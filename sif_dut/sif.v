==> flow/design.v <==
`timescale 1ps / 1ps
module sif (
   rst_b, clk,
   xa_wr_s, xa_rd_s, xa_addr, xa_data_wr, xa_data_rd, 
   wa_wr_s, wa_addr, wa_data_wr
);
input rst_b, clk, xa_wr_s, xa_rd_s;
input [15:0] xa_addr, xa_data_wr;
output wa_wr_s;
output [15:0] xa_data_rd, wa_addr, wa_data_wr;
wire rst_b, clk, xa_wr_s, xa_rd_s, wa_wr_s;
wire [15:0] xa_addr, xa_data_wr, xa_data_rd, wa_addr, wa_data_wr;
wire bit8_xor_4, bit7_xor_5;
wire [15:0] data_rd_mint;
assign data_rd_mint = xa_rd_s ? { xa_addr[15:9], bit8_xor_4, bit7_xor_5,  xa_addr[6:0] } : 0;
assign bit8_xor_4 =  xa_addr[8] ^ xa_addr[4];
assign bit7_xor_5 =  xa_addr[7] ^ xa_addr[5];
dff16_en dff1 (.rst_b(rst_b), .clk(clk), .en(1'b1), .d(data_rd_mint), .q(xa_data_rd) );
dff_en   dff2 (.rst_b(rst_b), .clk(clk), .en(1'b1),    .d(xa_wr_s),      .q(wa_wr_s) );
dff16_en dff3 (.rst_b(rst_b), .clk(clk), .en(xa_wr_s), .d(xa_data_wr),   .q(wa_data_wr) );
dff16_en dff4 (.rst_b(rst_b), .clk(clk), .en(xa_wr_s), .d(xa_addr),      .q(wa_addr) );
endmodule
module dff_en  (clk, d, rst_b, en, q);
input  clk, d, rst_b, en;
output q;
reg    q;
always @(posedge clk or negedge rst_b)
   if (!rst_b)  q <= 1'b0;
   else if (en) q <= d;
endmodule
module dff16_en  (clk, d, rst_b, en, q);
input  clk, rst_b, en;
input  [15:0] d;
output [15:0] q;
reg    [15:0] q;
always @(posedge clk or negedge rst_b)
   if (!rst_b)  q <= 16'b0;
   else if (en) q <= d;
endmodule
; Tool chain data of sif
; The steps from the RTL of sif to its reports follow in flow order.
; Lines are those of the file above, counted from 1.
; Cell names lack the library's common part.
; The mark -- stands for no value.
[design]
top = sif
clock_port = clk
lib = sky130hd
corner = tt_025C_1v80

; Elaborated design
; Source: Yosys, flattened and elaborated, memories not mapped. Widths are those after wreduce; folded enables and synchronous resets count as part of the registers. Registers that Yosys merges into a memory's read port (data or address) are not register bits. Print and check cells do not count. Equal cells are merged and count once.
[op_classes]
n_logic = 2
n_mux = 1
[op_table]
columns = op, n
row1 = two-way mux 16 bit, 1
row2 = bitwise XOR 1 bit, 2
[word_totals]
inputBits = 36
output_inout_bits = 49
elab_cells = 7
register_bits = 49

; Depth
; Depth = most cells in a row (Yosys ltp): at word level without a register or memory, in the mapped netlist without a sequential cell, where the memories' decode and read muxes count.
[logic_depth]
ltp_word = 2
abc_area = 0
depth_mapped = 3
mapped_depth_nobuf = 2

; Mapped cells and area
; Yosys stat after the flow's synthesis: flattened, memories mapped to cells. It holds for the ABC_AREA given above (unset counts as 0); a run with the other value may have another netlist.
[by_type]
columns = cell, n, area_total_um2
row1 = dfrtp_1, 49, 1.23E+03
row2 = mux2_4, 30, 450.432
row3 = and2_1, 16, 100.096
row4 = buf_12, 3, 60.058
row5 = mux2_2, 2, 22.522
row6 = xor2_1, 2, 17.517
row7 = buf_6, 1, 11.261
row8 = clkbuf_1, 1, 3.754
[mapped]
ffs = 49
buffers = 5
cells = 104
area_um2 = 1891.8
seq_area_um2 = 1226.2
; The figures by module come from a second, unflattened synthesis with its own total; it is not the netlist above.
[hier_totals]
cells_unflattened = 124
hier_area_um2 = 2135.8
; Each row is one instance without its submodules.
[modules]
columns = module, instances, cells, mod_area_um2, mod_seq_area_um2
row1 = dff16_en, 3, 34, 649.4, 400.4
row2 = sif, 1, 20, 147.6, 0.0
row3 = dff_en, 1, 2, 40.0, 25.0

; Worst setup path after synthesis
; Source: OpenSTA report_checks on the synthesized netlist (no wires, ideal clock, input and output delay 20% of the period each), path of least setup slack; recovery checks are left aside. Register names are those of the netlist, which keeps one name where synthesis merged equal registers.
[synth_path]
path_kind = in2reg
startpoint = input xa_wr_s
endpoint = register dff3.q[0]
arrival_ps = 748
required_ps = 905
path_delay_ps = 667
driving_pins = 3
t_first_pin_ps = 206
setup_slack_ps = 157
clock_period_ps = 1030
path_buffers = 2
setup_time_ps = 125
in_delay_ps = 206
period_less_setup_slack_ps = 873
; "path_delay_ps" is the arrival time less input delay plus setup time.
; "driving_pins": output pins that drive a net of the path, with the launching flip-flop's if there is one; two outputs of one cell count as two.
; "period_less_setup_slack_ps" = period - worst setup slack (recovery checks aside). The figure is calculated, with input and output delays left at 20% of the set period.
[synth_between]
cell_sequence = buf_6 > buf_12 > mux2_4
elab_chain_cells = 0
cells_between = 0
cone_lines = 0
[synth_rtl]
columns = item, line_no
row1 = from (decl), 7  ; input rst_b, clk, xa_wr_s, xa_rd_s;
row2 = to (assign), 37  ; if (!rst_b)  q <= 16'b0;
row3 = to (assign), 38  ; else if (en) q <= d;
row4 = to (decl), 34  ; output [15:0] q;

; Timing after layout
; From the final timing report of record 2: the path of least setup slack in the routed layout; clock arrival at registers is part of the times.
; The path's times are printed in steps of 10 ps; the period is the one set.
[layout_path]
path_kind = reg2out
startpoint = register dff4.q[0]
endpoint = output wa_addr[0]
path_buffers = 1
arrival_ps = 860
required_ps = 670
setup_slack_ps = -180
clock_period_ps = 842
out_delay_ps = 170
t_first_pin_ps = 290
driving_pins = 2
[layout_between]
cell_sequence = dfrtp_1 > buf_2
elab_chain_cells = 0
cells_between = 0
cone_lines = 0
[layout_rtl]
columns = item, line_no
row1 = from (decl), 34  ; output [15:0] q;
row2 = from (assign), 37  ; if (!rst_b)  q <= 16'b0;
row3 = from (assign), 38  ; else if (en) q <= d;
row4 = to (decl), 10  ; output [15:0] xa_data_rd, wa_addr, wa_data_wr;

Appendix: measured runs

Settings and measured results of 2 stored flow runs for module sif (sky130hd), not sorted in any way. The constraints put input and output delay at 20% of the set period each and load the outputs with 0.01 pF.
"period_reached_ps" = clock period - worst setup slack. The figure is calculated, with input and output delays left at 20% of the set period.
"worstPathTime_ps" = time allowed to the worst setup path (clock period - input delay - output delay, where it has them) - its slack; a late launch clock adds to it, a late capture clock takes from it.
"total_power_mw": no workload was simulated; the value follows from the tool's default switching activity.
"worstPathTime_ps" is given in steps of 10 ps.

# record 1
==> flow/run.sh <==
#!/bin/bash
# the make line also repeats the synthesis and layout settings of config.mk as NAME=value (left out here)
make -C /OpenROAD-flow-scripts/flow DESIGN_CONFIG=/design/flow/config.mk WORK_HOME=/design/flow/orfs CLKGATE_MAP_FILE= finish
==> flow/config.mk <==
export PLATFORM = sky130hd
export DESIGN_NAME = sif
export DESIGN_NICKNAME = sif
export VERILOG_FILES = /design/flow/design.v
export SDC_FILE = /design/flow/constraint.sdc
export NUM_CORES = 4
export LEC_CHECK = 0
export CAP_MARGIN = 25
export CELL_PAD_IN_SITES_DETAIL_PLACEMENT = 2
export CELL_PAD_IN_SITES_GLOBAL_PLACEMENT = 2
export CORE_MARGIN = 2
export CORE_UTILIZATION = 72
export GPL_TIMING_DRIVEN = 0
export HOLD_SLACK_MARGIN = 0.29
export PLACE_DENSITY = 0.51
export SLEW_MARGIN = 20
==> flow/constraint.sdc <==
create_clock -name core_clock -period 0.563 [get_ports {clk}]
set_input_delay 0.1126 -clock core_clock [delete_from_list [all_inputs] [get_ports {clk}]]
set_output_delay 0.1126 -clock core_clock [all_outputs]
set_load 0.01 [all_outputs]

==> record 1: results <==
outcome="not finished: placement ended with error GPL-0301"

# record 2
==> flow/run.sh <==
#!/bin/bash
# the make line also repeats the synthesis and layout settings of config.mk as NAME=value (left out here)
make -C /OpenROAD-flow-scripts/flow DESIGN_CONFIG=/design/flow/config.mk WORK_HOME=/design/flow/orfs CLKGATE_MAP_FILE= finish
==> flow/config.mk <==
export PLATFORM = sky130hd
export DESIGN_NAME = sif
export DESIGN_NICKNAME = sif
export VERILOG_FILES = /design/flow/design.v
export SDC_FILE = /design/flow/constraint.sdc
export NUM_CORES = 4
export LEC_CHECK = 0
export CAP_MARGIN = 35
export CELL_PAD_IN_SITES_DETAIL_PLACEMENT = 1
export CORE_MARGIN = 2
export CORE_UTILIZATION = 34
export CTS_CLUSTER_DIAMETER = 386
export CTS_CLUSTER_SIZE = 16
export MIN_ROUTING_LAYER = met2
export PLACE_DENSITY_LB_ADDON = 0.18
export SLEW_MARGIN = 20
==> flow/constraint.sdc <==
create_clock -name core_clock -period 0.842 [get_ports {clk}]
set_input_delay 0.1684 -clock core_clock [delete_from_list [all_inputs] [get_ports {clk}]]
set_output_delay 0.1684 -clock core_clock [all_outputs]
set_load 0.01 [all_outputs]

==> record 2: results <==
worstPathTime_ps=860
worst_path_kind="reg2out"
total_power_mw=5.379
period_reached_ps=1027
dieArea_um2=6177.2
post_route_util_pct=55.1
ys_area_um2=1891.8
final_setup_ws_ps=-185
